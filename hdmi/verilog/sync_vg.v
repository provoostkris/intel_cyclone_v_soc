==> flow/design.v <==
module sync_vg
#(
 parameter 
 X_BITS=12,
 Y_BITS=12
)
(
 input wire clk,
 input wire reset,
 input wire interlaced,
 input wire [Y_BITS-1:0] v_total_0,
 input wire [Y_BITS-1:0] v_fp_0,
 input wire [Y_BITS-1:0] v_bp_0,
 input wire [Y_BITS-1:0] v_sync_0,
 input wire [Y_BITS-1:0] v_total_1,
 input wire [Y_BITS-1:0] v_fp_1,
 input wire [Y_BITS-1:0] v_bp_1,
 input wire [Y_BITS-1:0] v_sync_1,
 input wire [X_BITS-1:0] h_total,
 input wire [X_BITS-1:0] h_fp,
 input wire [X_BITS-1:0] h_bp,
 input wire [X_BITS-1:0] h_sync,
 input wire [X_BITS-1:0] hv_offset_0,
 input wire [X_BITS-1:0] hv_offset_1,
 output reg vs_out,
 output reg hs_out,
 output reg de_out,
 output reg [Y_BITS:0] v_count_out,
 output reg [X_BITS-1:0] h_count_out,
 output reg [X_BITS-1:0] x_out,
 output reg [Y_BITS:0] y_out,
 output reg field_out,
 output wire clk_out
);
reg [X_BITS-1:0] h_count;
reg [Y_BITS-1:0] v_count;
reg field;
reg [Y_BITS-1:0] v_total;
reg [Y_BITS-1:0] v_fp;
reg [Y_BITS-1:0] v_bp;
reg [Y_BITS-1:0] v_sync;
reg [X_BITS-1:0] hv_offset;
assign clk_out = !clk;
always @(posedge clk)
 if (reset)
 h_count <= 0;
 else
 if (h_count < h_total - 1)
 h_count <= h_count + 1;
 else
 h_count <= 0;
always @(posedge clk)
 if (reset)
 v_count <= 0;
 else
 if (h_count == h_total - 1)
 begin
 if (v_count == v_total - 1)
 v_count <= 0;
 else
 v_count <= v_count + 1;
 end
always @(posedge clk)
 if (reset)
 begin
   field <= 0;
   v_total <= v_total_0;
   v_fp <= interlaced ? v_fp_1 : v_fp_0;  
   v_bp <= v_bp_0;
   v_sync <= v_sync_0;
   hv_offset <= hv_offset_0;
 end
  else
 if ((interlaced) && ((v_count == v_total - 1) && (h_count == h_total - 1)))
 begin
   field <= field + interlaced;
   v_total <= field ? v_total_0 : v_total_1;
   v_fp <= field ? v_fp_1 : v_fp_0;  
   v_bp <= field ? v_bp_0 : v_bp_1;
   v_sync <= field ? v_sync_0 : v_sync_1;
   hv_offset <= field ? hv_offset_0 : hv_offset_1;
 end
always @(posedge clk)
if (reset)
 { vs_out, hs_out, de_out, field_out } <= 4'b0;
else begin
 hs_out <=  ((h_count < h_sync));
 de_out <=  (((v_count >= v_sync + v_bp) && (v_count <= v_total - v_fp - 1)) && 
            ((h_count >= h_sync + h_bp) && (h_count <= h_total - h_fp - 1)));
 if ((v_count == 0) && (h_count == hv_offset))
  vs_out <= 1'b1;
 else if ((v_count == v_sync) && (h_count == hv_offset))
  vs_out <= 1'b0;
  h_count_out <= h_count;
 if (field)
  v_count_out <= v_count + v_total_0;
 else
  v_count_out <= v_count;
 x_out <= h_count - (h_sync + h_bp);
 if (interlaced)
  y_out <= { (v_count - (v_sync + v_bp)) , field };
 else
  y_out <= { 1'b0, (v_count - (v_sync + v_bp)) };
  field_out <= field;
 end
endmodule
Step by step through the tools: sync_vg. What the tools print for sync_vg, step after step. Lines are those of the file above, counted from 1. Library cell names are shortened. A cell with - has no value.

Design top: sync_vg. Clock port: clk. Cell library: sky130hd. Timing corner: tt_025C_1v80.

Word level. Counts by Yosys on the flattened word-level netlist (proc, flatten, opt, wreduce; memories kept). Register bits leave out memories and registers merged into their read ports (data or address). Print and check cells are left out. Cells with the same type and inputs are merged into one.

The figure for add/sub/neg operators is 14. For $lt $le $gt $ge the number is 6. The figure for eq/ne operators is 4. For muxes and demuxes the number is 21. Under bitwise operators stands 1. Reduce/logical cells: 12.

Operators with widths (count): 12-bit 2-to-1 mux (19); 12-bit by 32-bit less-or-equal comparator with 1-bit output (2); 12-bit by 32-bit == test with 1-bit output (2); 12-bit by 32-bit less-than comparator with 1-bit output (1); 13-bit by 2-bit subtractor with 14-bit output (second input constant) (2); 12-bit by 1-bit subtractor with 13-bit output (second input constant) (2); 12-bit by 12-bit subtractor with 13-bit output (2); 12-bit by 1-bit adder with 12-bit output (second input constant) (2); 12-bit adder (2); 12-bit subtractor (2); 12-bit >= comparator (2); 12-bit == test (2); 12-bit by 12-bit adder with 13-bit output (1); 12-bit less-than comparator (1); 12-bit logical NOT (1); 1-bit logical AND (7); 2-bit nonzero test (2); 2-bit OR reduction (1); 1-bit 2-to-1 mux (2); 1-bit adder (1); 1-bit NOT (1); 1-bit logical NOT (1).

Register bits after elaboration: 139. Bits of input ports: 171. The entry for output and inout port bits reads 55. For cells after elaboration the number is 76.

Depth. Depth = most cells in a row (Yosys ltp): at word level without a register or memory, in the mapped netlist without a sequential cell, where the memories' decode and read muxes count.

For word-level depth the number is 6. The entry for ABC_AREA reads 0. For mapped depth the number is 19. Under gate-level depth less buffers stands 19.

After synthesis. Source: synth_stat.txt of the flow (Yosys; design flattened, memories mapped). It holds for the ABC_AREA given above (unset counts as 0); a run with the other value may have another netlist. Totals and module areas in this step are rounded.

The entry for standard cells after synthesis reads 1129. For synthesis area the number is 11000 sq um. The entry for area of sequential cells reads 3900 sq um. For mapped flip-flops the number is 139. The entry for buffers reads 26.

Cells by type: edfxtp_1 (count 110, area in all 3.3E+03 sq um); ha_1 (count 136, area in all 1.7E+03 sq um); mux2_2 (count 71, area in all 799.517 sq um); xnor2_1 (count 83, area in all 726.947 sq um); xor2_1 (count 68, area in all 595.571 sq um); dfxtp_1 (count 29, area in all 580.557 sq um); a21oi_1 (count 74, area in all 370.355 sq um); nor2_1 (count 85, area in all 319.056 sq um); inv_1 (count 70, area in all 262.752 sq um); nand2_1 (count 56, area in all 210.202 sq um); nor3_1 (count 40, area in all 200.192 sq um); o21ai_0 (count 38, area in all 190.182 sq um); a21o_1 (count 21, area in all 157.651 sq um); nand3_1 (count 29, area in all 145.139 sq um); fa_1 (count 7, area in all 140.134 sq um); nand4_1 (count 19, area in all 118.864 sq um); nor2b_1 (count 17, area in all 106.352 sq um); clkbuf_1 (count 24, area in all 90.086 sq um).

Not listed: further types 44, cells in them 152.

Data sheet: physical implementation of sync_vg

2 stored runs of sync_vg in the flow (synthesis by Yosys, layout by OpenROAD, sky130hd cells), in arbitrary order. Constraints: input delay and output delay 20% of the set period each, output load 0.01 pF. "total power after layout" rests on the timing tool's default activity at the inputs, not on a simulated workload. Results are given in rounded form.

Entry A has these settings: period_ns 6.02; CORE_UTILIZATION 68; PLACE_DENSITY 0.51; CORE_MARGIN 4; CELL_PAD_IN_SITES_GLOBAL_PLACEMENT 2; GPL_ROUTABILITY_DRIVEN 0; CTS_CLUSTER_SIZE 37; CTS_CLUSTER_DIAMETER 352; SLEW_MARGIN 20; MIN_ROUTING_LAYER met2; MAX_ROUTING_LAYER met4; CAP_MARGIN 20. Outcome: not finished: placement ended with error GPL-0301.

Entry B has these settings: period_ns 8.0; CORE_UTILIZATION 29; SETUP_SLACK_MARGIN 0.21; PLACE_DENSITY 0.6; CELL_PAD_IN_SITES_DETAIL_PLACEMENT 0; GPL_TIMING_DRIVEN 1; GPL_ROUTABILITY_DRIVEN 0; CAP_MARGIN 10; MIN_ROUTING_LAYER met1; CORE_MARGIN 2; SLEW_MARGIN 20. For the total power after layout the run shows 2,500 uW. The worst setup slack after layout is 1.4 ns. The measured setup TNS is 0.000 ns. The measured standard-cell area after layout is 15,000 sq um. The measured area of the synthesized netlist is 11,000 sq um. The die footprint is 40,000 sq um.
