==> flow/design.v <==
module pattern_vg
 #(
 parameter B=8,  
 X_BITS=12,
 Y_BITS=12,
 FRACTIONAL_BITS = 12
 )
 (input reset, clk_in,
 input wire [X_BITS-1:0] x,
 input wire [Y_BITS-1:0] y,
 input wire vn_in, hn_in, dn_in,
 input wire [B-1:0] r_in, g_in, b_in,
 output reg vn_out, hn_out, den_out,
 output reg [B-1:0] r_out, g_out, b_out,
 input wire [X_BITS-1:0] total_active_pix,
 input wire [Y_BITS-1:0] total_active_lines,
 input wire [7:0] pattern,
 input wire [B+FRACTIONAL_BITS-1:0] ramp_step
 );
reg [B+FRACTIONAL_BITS-1:0] ramp_values;  
always @(posedge clk_in)
begin
   vn_out <= vn_in;
   hn_out <= hn_in;
   den_out <= dn_in;
 if (reset)
  ramp_values <= 0;
 else if (pattern == 8'b0)  
   begin
     r_out <= r_in;
     g_out <= g_in;
     b_out <= b_in;
   end
 else if (pattern == 8'b1)  
 begin
 if (dn_in && ((y == 12'b0) || (x == 12'b0) || (x == total_active_pix - 1) || (y == total_active_lines - 1)))
 begin
   r_out <= 8'hFF;
   g_out <= 8'hFF;
   b_out <= 8'hFF;
 end
 else
 begin
   r_out <= r_in;
   g_out <= g_in;
   b_out <= b_in;
 end
 end
 else if (pattern == 8'd2)  
 begin
 if ((dn_in) && x[0] == 1'b1)
 begin
 r_out <= 8'hFF;
 g_out <= 8'hFF;
 b_out <= 8'hFF;
 end
 else
 begin
 r_out <= 8'b0;
 g_out <= 8'b0;
 b_out <= 8'b0;
 end
 end
 else if (pattern == 8'd3)  
 begin
 if ((dn_in) && y[0] == 1'b1)
 begin
  r_out <= 8'hFF;
  g_out <= 8'hFF;
  b_out <= 8'hFF;
 end
 else
 begin
  r_out <= 8'b0;
  g_out <= 8'b0;
  b_out <= 8'b0;
 end
 end
 else if (pattern == 8'd4)  
 begin
 r_out <= ramp_values[B+FRACTIONAL_BITS-1:FRACTIONAL_BITS];
 g_out <= ramp_values[B+FRACTIONAL_BITS-1:FRACTIONAL_BITS];
 b_out <= ramp_values[B+FRACTIONAL_BITS-1:FRACTIONAL_BITS];
 if ((x == total_active_pix - 1) && (dn_in))
  ramp_values <= 0;
 else if ((x == 0) && (dn_in))
  ramp_values <= ramp_step;
 else if (dn_in)
  ramp_values <= ramp_values + ramp_step;
 end
end
endmodule
* Reports on pattern_vg
What the tools print for pattern_vg, step after step.
Line numbers count from 1 in the design file above.
Cell names lack the library's common part.
A cell with - has no value.
- Top :: pattern_vg
- Clock port :: clk_in
- Cell library :: sky130hd
- Timing corner :: tt_025C_1v80

* Word-level counts
Yosys after proc, flatten, opt, wreduce and memory -nomap, before mapping. Memory bits, and registers merged into a memory's read port (data or address), are not among the register bits. Print and check cells are not counted. Equal cells are merged and count once.
- Add/subtract/negate cells :: 3
- Eq/ne operators :: 6
- Muxes and demuxes :: 17
- Bitwise operators :: 5
- Reductions and logical operators :: 15
** Operators with widths (number)
- 8-bit two-way mux :: 14
- 12-bit by 32-bit == test with 1-bit output :: 2
- 20-bit two-way mux :: 3
- 12-bit by 1-bit subtractor with 13-bit output with constant B :: 2
- 12-bit zero test :: 2
- 20-bit adder :: 1
- 8-bit by 2-bit == test with 1-bit output with constant B :: 2
- 8-bit by 1-bit == test with 1-bit output with constant B :: 1
- 8-bit by 3-bit == test with 1-bit output with constant B :: 1
- 8-bit zero test :: 1
- 6-bit AND reduction :: 1
- 1-bit logical AND :: 5
- 1-bit inverter :: 5
- 5-bit nonzero test :: 1
- 1-bit logical OR :: 3
- 3-bit nonzero test :: 1
- 2-bit AND reduction :: 1
- Bits in registers :: 47
- Input port bits :: 105
- Output and inout port bits :: 27
- Elaborated cells :: 53

* Logic depth
Longest topological path by Yosys (ltp), each cell counted once; first at word level (registers and memories cut), then after technology mapping (sequential cells cut; the memories' decode and read muxes count).
- Depth after elaboration :: 8
- ABC_AREA :: 0
- Mapped depth :: 13
- Gate-level depth less buffers :: 12

* Synthesis result
Source: synth_stat.txt of the flow (Yosys; design flattened, memories mapped). It holds for the ABC_AREA given above (unset counts as 0); a run with the other value may have another netlist.
** Cells by type
- edfxtp_1 :: number 24, total area 720.691 um2
- dfxtp_1 :: number 23, total area 460.442 um2
- o21ai_0 :: number 54, total area 270.259 um2
- ha_1 :: number 21, total area 262.752 um2
- xnor2_1 :: number 29, total area 253.994 um2
- nand2_1 :: number 43, total area 161.405 um2
- a21oi_1 :: number 29, total area 145.139 um2
- nor2_1 :: number 34, total area 127.622 um2
- nor3_1 :: number 25, total area 125.12 um2
- xor2_1 :: number 13, total area 113.859 um2
- nor3_2 :: number 11, total area 110.106 um2
- o21ai_1 :: number 20, total area 100.096 um2
- mux2i_1 :: number 9, total area 90.086 um2
- o21a_1 :: number 12, total area 90.086 um2
- a22oi_1 :: number 11, total area 82.579 um2
- nor4_1 :: number 9, total area 56.304 um2
- a2111oi_4 :: number 2, total area 55.053 um2
- inv_1 :: number 14, total area 52.55 um2
Not listed: further types 49, cells in them 106.
- Standard cells after synthesis :: 489
- Cell area after synthesis :: 4083.9 um2
- Area of sequential cells :: 1181.1 um2
- Mapped flip-flops :: 47
- Buffer cells :: 19

* Worst setup path after synthesis
OpenSTA on the mapped netlist: ideal clock, no wires. The path of least setup slack (recovery checks aside). Input and output delay are each 20% of the period. Register names are those of the netlist, which keeps one name where synthesis merged equal registers.
- Path type :: input -> register
- Start :: input ramp_step[0]
- End :: register ramp_values[18]
- Clock period :: 3470 ps
- Input delay :: 694 ps
- Library setup time :: 117 ps
- Launch time at the first pin :: 694 ps
- Arrival time :: 2820 ps
- Data required time :: 3353 ps
- Path slack :: 533 ps
- Delay of the path :: 2243 ps
- Driving pins on the path :: 12
- Path buffers :: 0
- Period reached after synthesis :: 2937 ps
"delay of the path" is the arrival time less input delay plus setup time.
"driving pins on the path" counts driving pins, that of a launching flip-flop among them; a cell with two outputs on the path counts twice.
"period reached after synthesis" is the clock period less the worst setup slack; recovery checks do not enter. This is arithmetic on one report: input and output delays are still those of the set period (20% each).
Between the ends stands the longest chain of elaborated cells between them, by number of cells; it is not shown to be the way that was timed. Of several equally long chains one is given.
A line is the first line of the expression or statement that the cell stems from. Yosys adds cells for indexed reads and writes and turns some case tables into memories.
At most two assigning lines are given for a register; there are more.
- Path through :: ha_1 > inv_1 > fa_1 > nor2b_1 > o31ai_1 > a21oi_1 > o2111ai_1 > a211oi_1 > o211ai_1 > a21boi_0 > o31ai_1 > a32o_1
- Length of the longest elaborated chain :: 4
- Elaborated cells between the ends (all ways) :: 4
- Source lines of those cells :: 4
** RTL lines, path after synthesis
- from (decl) :: line 18 : input wire [B+FRACTIONAL_BITS-1:0] ramp_step
- 20-bit adder :: line 89 : ramp_values <= ramp_values + ramp_step;
- 20-bit two-way mux :: line 88 : else if (dn_in)
- 20-bit two-way mux :: line 86 : else if ((x == 0) && (dn_in))
- 20-bit two-way mux :: line 84 : if ((x == total_active_pix - 1) && (dn_in))
- to (assign) :: line 87 : ramp_values <= ramp_step;
- to (assign) :: line 89
- to (decl) :: line 20 : reg [B+FRACTIONAL_BITS-1:0] ramp_values;

* Timing after layout
From the final timing report of run 1: the path of least setup slack in the routed layout; clock arrival at registers is part of the times.
The report prints the path's times to 10 ps; the period is as set.
- Path type :: input -> register
- Start :: input total_active_pix[1]
- End :: register b_out[3]
- Clock period :: 3180 ps
- Input delay :: 640 ps
- Library setup time :: 250 ps
- Launch time at the first pin :: 640 ps
- Arrival time :: 2720 ps
- Data required time :: 3230 ps
- Path slack :: 510 ps
- Driving pins on the path :: 14
- Path buffers :: 4
Between the ends stands the longest chain of elaborated cells between them, by number of cells; it is not shown to be the way that was timed. Of several equally long chains one is given.
At most two assigning lines are given for a register; there are more.
- Path through :: buf_6 > buf_8 > inv_12 > ha_4 > nand3b_1 > mux2_4 > mux2i_1 > o22a_1 > nor4_2 > o31a_2 > buf_6 > buf_16 > nor3_4 > o21ai_1
- Length of the longest elaborated chain :: 8
- Elaborated cells between the ends (all ways) :: 8
** RTL lines, path post-layout
- from (decl) :: line 15 : input wire [X_BITS-1:0] total_active_pix,
- 12-bit by 1-bit subtractor with 13-bit output :: line 36 : if (dn_in && ((y == 12'b0) || (x == 12'b0) || (x == total_active_pix - 1) || (y == total_active_lines - 1)))
- 12-bit by 32-bit == test with 1-bit output :: line 36
- 1-bit logical OR (2 in a row) :: line 36
- 1-bit logical AND :: line 36
- 8-bit two-way mux :: line 36
- 8-bit two-way mux :: line 34 : else if (pattern == 8'b1)
- 8-bit two-way mux :: line 28 : else if (pattern == 8'b0)
- to (assign) :: line 32 : b_out <= b_in;
- to (assign) :: line 46 : b_out <= b_in;
- to (decl) :: line 14 : output reg [B-1:0] r_out, g_out, b_out,

Subject: flow runs of pattern_vg

Hi,

Settings and measured results of 2 stored flow runs for module pattern_vg (sky130hd), not sorted in any way. The constraints put input and output delay at 20% of the set period each and load the outputs with 0.01 pF.
By "period reached" is meant the clock period of the run minus its worst setup slack. This is arithmetic on one report: input and output delays are still those of the set period (20% each).
By "critical setup path time" is meant the share of the clock period that the worst setup path is allowed (20% is reserved at inputs, 20% at outputs), minus its slack. Clock arrival times at its registers enter into it.
"total power of the final layout": no workload was simulated; the value follows from the tool's default switching activity.
"critical setup path time" is given in steps of 10 ps.

** Run 1
- Settings :: period_ns=3.18; CORE_UTILIZATION=30; SETUP_SLACK_MARGIN=0.87; CORE_ASPECT_RATIO=0.82; GPL_TIMING_DRIVEN=1; SLEW_MARGIN=0; MIN_ROUTING_LAYER=met2; CAP_MARGIN=20; CORE_MARGIN=2
- Overall die area :: 14567.1 um2
- Worst hold slack in the final report :: 484 ps
- Critical setup path time :: 2040 ps
- Class of the worst setup path :: input -> register
- Total power of the final layout :: 1.749 mW
- Period reached :: 2674 ps
- Utilization after layout :: 55.6%
- Standard-cell area after routing :: 7377.1 um2
- Total negative setup slack :: 0 ps
- Yosys chip area after synthesis :: 4083.9 um2
- Setup slack of the worst path :: 506 ps

** Run 2
- Settings :: period_ns=4.28; CORE_UTILIZATION=15; SETUP_SLACK_MARGIN=1.28; PLACE_DENSITY_LB_ADDON=0.21; HOLD_SLACK_MARGIN=0.23; CORE_ASPECT_RATIO=0.51; CELL_PAD_IN_SITES_GLOBAL_PLACEMENT=1; GPL_TIMING_DRIVEN=1; CAP_MARGIN=5; CORE_MARGIN=2; SLEW_MARGIN=20
- Overall die area :: 28637.3 um2
- Worst hold slack in the final report :: 464 ps
- Critical setup path time :: 2110 ps
- Class of the worst setup path :: input -> register
- Total power of the final layout :: 1.277 mW
- Period reached :: 2964 ps
- Utilization after layout :: 25.9%
- Standard-cell area after routing :: 6982.9 um2
- Total negative setup slack :: 0 ps
- Yosys chip area after synthesis :: 4083.9 um2
- Setup slack of the worst path :: 1316 ps

Regards
